==> flow/design.v <==
module alu (clk , opcode, input1, input2, carryout, result);
input [7:0] input1, input2;
input [3:0] opcode;
input clk;
reg [8:0] temp = 0;
output reg [7:0] result = 0;
output reg carryout = 0;
always @(posedge clk) 
	begin
		case(opcode)
			4'b0000 : temp <= input1 + input2;  
			4'b0001 : temp <= input1 - input2;  
			4'b0010 : begin temp <= input1 + ~input2; if(temp[8]) temp = temp + 1; end  
			4'b0011 : temp [7:0] <= input1 | input2;  
			4'b0100 : temp [7:0] <= input1 & input2;  
			4'b0101 : temp [7:0] <= input1 ^ input2;  
			4'b0110 : temp [7:0] <= ~input1;  
			4'b0111 : temp [7:0] <= input1 << 1;  
			4'b1000 : temp [7:0] <= input1 >> 1;  
			4'b1001 : temp [7:0] <= {input1[6:0], input1[7]}; 
			4'b1010 : temp [7:0] <= {input1[0], input1[7:1]};  
			default : temp <= temp;
		endcase
		carryout <= temp[8];  
		result <= temp;
	end
endmodule
module cpufinal (clk, rst, data, data_in, addr_out, out);
input clk, rst;
input [7:0] data_in, data;
output [7:0] addr_out, out;
wire ctrl0, ctrl1, carryout, clear;
wire [1:0] reg1, reg2, write;
wire [3:0] opcode;
wire [7:0] address, input1, input2, result, datareg, read1, read2, instruction;
cu2 CU (.clk (clk), .rst (rst),
				.ctrl0 (ctrl0), .address (address), .instruction (instruction), .data (data),
				.opcode (opcode), .input1 (input1), .input2 (input2), .carryout (carryout), .result (result), 
				.ctrl1 (ctrl1), .clear (clear), .reg1 (reg1), .reg2 (reg2), .write (write), .datareg (datareg), .read1 (read1), .read2 (read2), 
				.out (out));
memory MEM (.clk (clk), .ctrl (ctrl0), .address (address), .data_in (data_in), .addr_out (addr_out), .instruction (instruction));
alu ALU (.clk (clk), .opcode (opcode), .input1 (input1), .input2 (input2), .carryout (carryout), .result (result));
regbank BANK (.clk (clk), .clear (clear), .ctrl (ctrl1), .reg1 (reg1), .reg2 (reg2), .write (write), .datareg (datareg), .read1 (read1), .read2 (read2));
endmodule
module cu2 (clk, rst,
				ctrl0, address, instruction, data,
				opcode, input1, input2, carryout, result, 
				ctrl1, clear, reg1, reg2, write, datareg, read1, read2, 
				out);
input clk, rst, carryout;
input [7:0] result, read1, read2;
input [7:0] instruction, data;
output reg ctrl0 = 0, ctrl1, clear;
output reg [1:0] reg1, reg2, write;
output reg [3:0] opcode;
output reg [7:0] address, input1, input2, datareg, out;
reg jump = 0, nop, single;
reg [1:0] cycle = 0;
reg [7:0] jumpaddress, inst, instruction_c, temp = 0;
always @ (*) begin
	instruction_c <= instruction;
	single <= (instruction_c[7:4] <= 4'b1010);
	nop <= (instruction_c == 8'b11111111);
end
always @ (posedge clk) begin
	if(rst) begin  
        jump <= 0;
	    temp <= 0;
		address <= 0;
		out <= 0;
		ctrl0 <= 0;
		ctrl1 <= 0;
		clear  <= 0;
		reg1 <= 0;
		reg2 <= 0;
		write  <= 0;
		opcode <= 0;
		input1 <= 0;
		input2 <= 0;
		datareg <= 0;
		cycle <= 2'b11;
	end
    if(cycle == 2'b00) 
    begin  
		if (jump) temp <= jumpaddress; 
		else temp <= temp + 1;
		if (ctrl0) begin  
		    ctrl0 <= 0;
			cycle <= 2'b01;
		end
		address <= temp;
		cycle <= 2'b01;
	end
	else if (cycle == 2'b01) begin  
        jump <= 0;
		if(!ctrl0) begin  
			jump <= 0;
			ctrl0 <= 1;
			inst <= instruction;
			cycle <= 2'b01;
		end
		if (single) begin  
			if(instruction_c[7:4] == 4'b1010) clear <= 1;
			else begin
				clear <= 0;
				ctrl1 <= 1;
				reg1 <= instruction_c[3:2];
				reg2 <= instruction_c[1:0];
				input1 <= read1;
				input2 <= read2;
				opcode <= instruction_c[7:4];
				if(instruction_c[7:4] <= 4'b0101) write <= instruction_c[1:0];
				else write <= instruction_c[3:2];
				datareg <= result;
				out <= datareg;
			end
			cycle <= 2'b00;
		end
		else begin
			if (nop) cycle <= 2'b00;
			else cycle <= 2'b10;
		end
	end
	else if (cycle == 2'b10) begin  
		case (inst[7:4])
			4'b1011 : begin  
							ctrl1 <= 1;
							write <= inst[1:0];
							datareg <= data;
							out <= datareg;
							cycle <= 2'b00;
						end
			4'b1100 : begin  
							jump <= 1;
							jumpaddress <= data;
							cycle <= 2'b11;
						end
			4'b1101 : begin
			                if (carryout) jump <= 1;
			                jumpaddress <= data;
			                cycle <= 2'b11;
			            end
		endcase
	end
	else if (cycle == 2'b11) begin
		inst <= instruction;
		cycle <= 2'b00;
		end
end
endmodule
module memory (clk, ctrl, address, data_in, addr_out, instruction);
	input clk, ctrl;
	input [7:0] address;  
	input [7:0] data_in; 
	output reg [7:0] addr_out = 0;  
	output reg [7:0] instruction = 0; 
	always @(posedge clk) begin
		if(!ctrl)
			addr_out <= address;
		else
			instruction <= data_in;
	end
endmodule
module regbank (clk, clear, ctrl, reg1, reg2, write, datareg, read1, read2);
	input clk, clear, ctrl;
	input [1:0] reg1, reg2, write;
	input [7:0] datareg;
	output reg [7:0] read1, read2;
	reg [7:0] registerfile [3:0];
	initial registerfile [0] <= 0;
	initial registerfile [1] <= 0;
	initial registerfile [2] <= 0;
	initial registerfile [3] <= 0;
	always @(negedge clk) 
	begin 
		if(ctrl) registerfile[write] <= datareg; 
		if(clear) 
		   begin
				registerfile [0] <= 0;
				registerfile [1] <= 0;
				registerfile [2] <= 0;
				registerfile [3] <= 0;
			end
		read1 <= registerfile[reg1]; 
		read2 <= registerfile[reg2];
	end
endmodule
# From RTL to reports: cpufinal
# Tool output for the design above, in the order of the flow.
# Lines are those of the file above, counted from 1.
# Library cell names are shortened.
design:
  top: "cpufinal"
  clock_port: "clk"
  lib: "sky130hd"
  lib_corner: "tt_025C_1v80"

# Word-level counts
# Source: Yosys, flattened and elaborated, memories not mapped. Widths are those after wreduce. Registers that Yosys merges into a memory's read port (data or address) are not register bits. Print and check cells do not count. Equal cells are merged and count once.
# Memory sizes are those after Yosys's memory passes, which may raise the word count (mostly to a power of two), join words into wider ones and drop unused or constant bits.
op_classes:
  n_addsub: 4
  n_mul: 0
  div: 0
  cmp: 2
  eq_ne: 20
  shifts: 0
  mux: 92
  logic: 6
  n_reduce_logical: 7
ops:
  columns: ["cell", "count"]
  rows:
  - ["8-bit two-way mux", 33]
  - ["8-bit case mux with 11-bit select", 1]
  - ["2-bit two-way mux", 25]
  - ["4-bit equality test (second input constant)", 7]
  - ["1-bit two-way mux", 24]
  - ["4-bit two-way mux", 5]
  - ["4-bit by 3-bit equality test with 1-bit output (second input constant)", 4]
  - ["8-bit by 8-bit adder with 9-bit output", 1]
  - ["8-bit by 8-bit subtractor with 9-bit output", 1]
  - ["9-bit by 1-bit adder with 9-bit output (second input constant)", 1]
  - ["9-bit two-way mux", 1]
  - ["4-bit by 2-bit equality test with 1-bit output (second input constant)", 2]
  - ["4-bit AND reduction", 2]
  - ["8-bit by 1-bit adder with 8-bit output (second input constant)", 1]
  - ["8-bit equality test (second input constant)", 1]
  - ["8-bit bitwise AND", 1]
  - ["8-bit bitwise OR", 1]
  - ["8-bit bitwise XOR", 1]
  - ["8-bit NOT", 1]
  - ["2-bit equality test (second input constant)", 2]
  - ["2-bit nonzero test", 2]
  - ["4-bit by 1-bit equality test with 1-bit output (second input constant)", 1]
  - ["4-bit by 3-bit less-or-equal comparator with 1-bit output (second input constant)", 1]
  - ["4-bit less-or-equal comparator (second input constant)", 1]
  - ["4-bit logical NOT", 1]
  - ["2-bit case mux with 2-bit select", 1]
  - ["1-bit case mux with 3-bit select", 1]
  - ["1-bit NOT", 2]
# Not listed: further kinds 6, cells in them 6.
bits:
  ff_bits: 114
  latchBits: 0
  mem_bits_rw: 32
  rom_bits: 0
  n_memories: 1
  wordCells: 154
mem_list:
  columns: ["name", "size", "word_bits", "line", "source"]
  rows:
  - ["BANK.registerfile", 4, 8, 169, "reg [7:0] registerfile [3:0];"]

# Longest topological paths
# Depth = most cells in a row (Yosys ltp): at word level without a register or memory, in the mapped netlist without a sequential cell, where the memories' decode and read muxes count.
depth:
  depth_word: 6
  ABC_AREA: 0
  mapped_depth: 8

# Synthesis result
# The flow's flattened synthesis, as Yosys stat reports it; memories are mapped. The netlist is that of the ABC_AREA named above (0 if unset); the other value can give another one.
# The area totals of this step are shown rounded.
synth_totals:
  cell_count: 697
  yosys_area_mm2: 0.007277
  seqArea_mm2: 0.003573
  ffs: 151
  buf_cells: 41
types:
  columns: ["cell_type", "count", "type_area_um2"]
  rows:
  - ["dfxtp_1", 96, 1.92E+03]
  - ["edfxtp_1", 55, 1.65E+03]
  - ["mux2i_1", 42, 420.403]
  - ["mux4_2", 16, 360.346]
  - ["ha_1", 26, 325.312]
  - ["nor2_1", 68, 255.245]
  - ["nand2_1", 66, 247.738]
  - ["o31ai_1", 21, 157.651]
  - ["a21oi_1", 31, 155.149]
  - ["nand3b_1", 19, 142.637]
  - ["xnor2_1", 14, 122.618]
  - ["clkbuf_1", 29, 108.854]
  - ["inv_1", 29, 108.854]
  - ["nand2b_1", 15, 93.84]
  - ["o21ai_0", 16, 80.077]
  - ["nand3_1", 13, 65.062]
  - ["and2_1", 10, 62.56]
  - ["nor2b_1", 8, 50.048]
# Other cell types: 45; their cells: 123.
# By module: a second synthesis without flattening, with its own total; a netlist apart from the flattened one above.
unflattened:
  hier_cells: 735
  area_unflattened_mm2: 0.00781
# Each row is one instance without its submodules.
by_module:
  columns: ["mod", "instances", "n_cells", "area_mm2", "mod_seq_area_mm2"]
  rows:
  - ["cu2", 1, 326, 0.003408, 0.001862]
  - ["regbank", 1, 155, 0.001989, 0.0009609]
  - ["alu", 1, 237, 0.001928, 0.0002703]
  - ["memory", 1, 17, 0.0004842, 0.0004805]
  - ["cpufinal", 1, 0, 0, 0]

# Module cpufinal, platform sky130hd: 2 stored runs of the flow (Yosys, OpenROAD) with differing settings, in no particular order. Input and output delays are each 20% of the period that was set; the output load is 0.01 pF.
# By "final_power_mw" is meant OpenSTA's value without simulated activity: inputs other than the clock are taken to toggle once in ten clock periods, and the tool carries that through the logic.
# Values from the reports are rounded here.
runs:
  - name: "run A"
    settings:
      period_ns: 4.8
      CORE_UTILIZATION: 22
      SETUP_SLACK_MARGIN: 0.98
      PLACE_DENSITY_LB_ADDON: 0.23
      HOLD_SLACK_MARGIN: 0.25
      CORE_ASPECT_RATIO: 0.9
      CORE_MARGIN: 6
      CELL_PAD_IN_SITES_DETAIL_PLACEMENT: 0
      TNS_END_PERCENT: 80
      CTS_CLUSTER_DIAMETER: 382
      MIN_ROUTING_LAYER: "met1"
      MAX_ROUTING_LAYER: "met5"
      CAP_MARGIN: 20
      SLEW_MARGIN: 20
    results:
      yosys.chip_area_mm2: 0.007277
      die_footprint_mm2: 0.03759
      cell_area_final_mm2: 0.008753
      layout_utilization_pct: 27.2
      setup_ws_ps: 1074
      setup_tns_ps: 0
      fin_hold_ws_ps: 417
      final_power_mw: 5.773
  - name: "run B"
    settings:
      period_ns: 3.96
      CORE_UTILIZATION: 17
      SETUP_SLACK_MARGIN: 1.17
      PLACE_DENSITY_LB_ADDON: 0.13
      CORE_MARGIN: 8
      CELL_PAD_IN_SITES_GLOBAL_PLACEMENT: 3
      TNS_END_PERCENT: 50
      GPL_TIMING_DRIVEN: 1
      GPL_ROUTABILITY_DRIVEN: 1
      CTS_CLUSTER_DIAMETER: 38
      CAP_MARGIN: 40
      SLEW_MARGIN: 30
      MIN_ROUTING_LAYER: "met2"
    results:
      yosys.chip_area_mm2: 0.007277
      die_footprint_mm2: 0.04968
      cell_area_final_mm2: 0.009114
      layout_utilization_pct: 21.3
      setup_ws_ps: 852
      setup_tns_ps: 0
      fin_hold_ws_ps: 421
      final_power_mw: 7.534
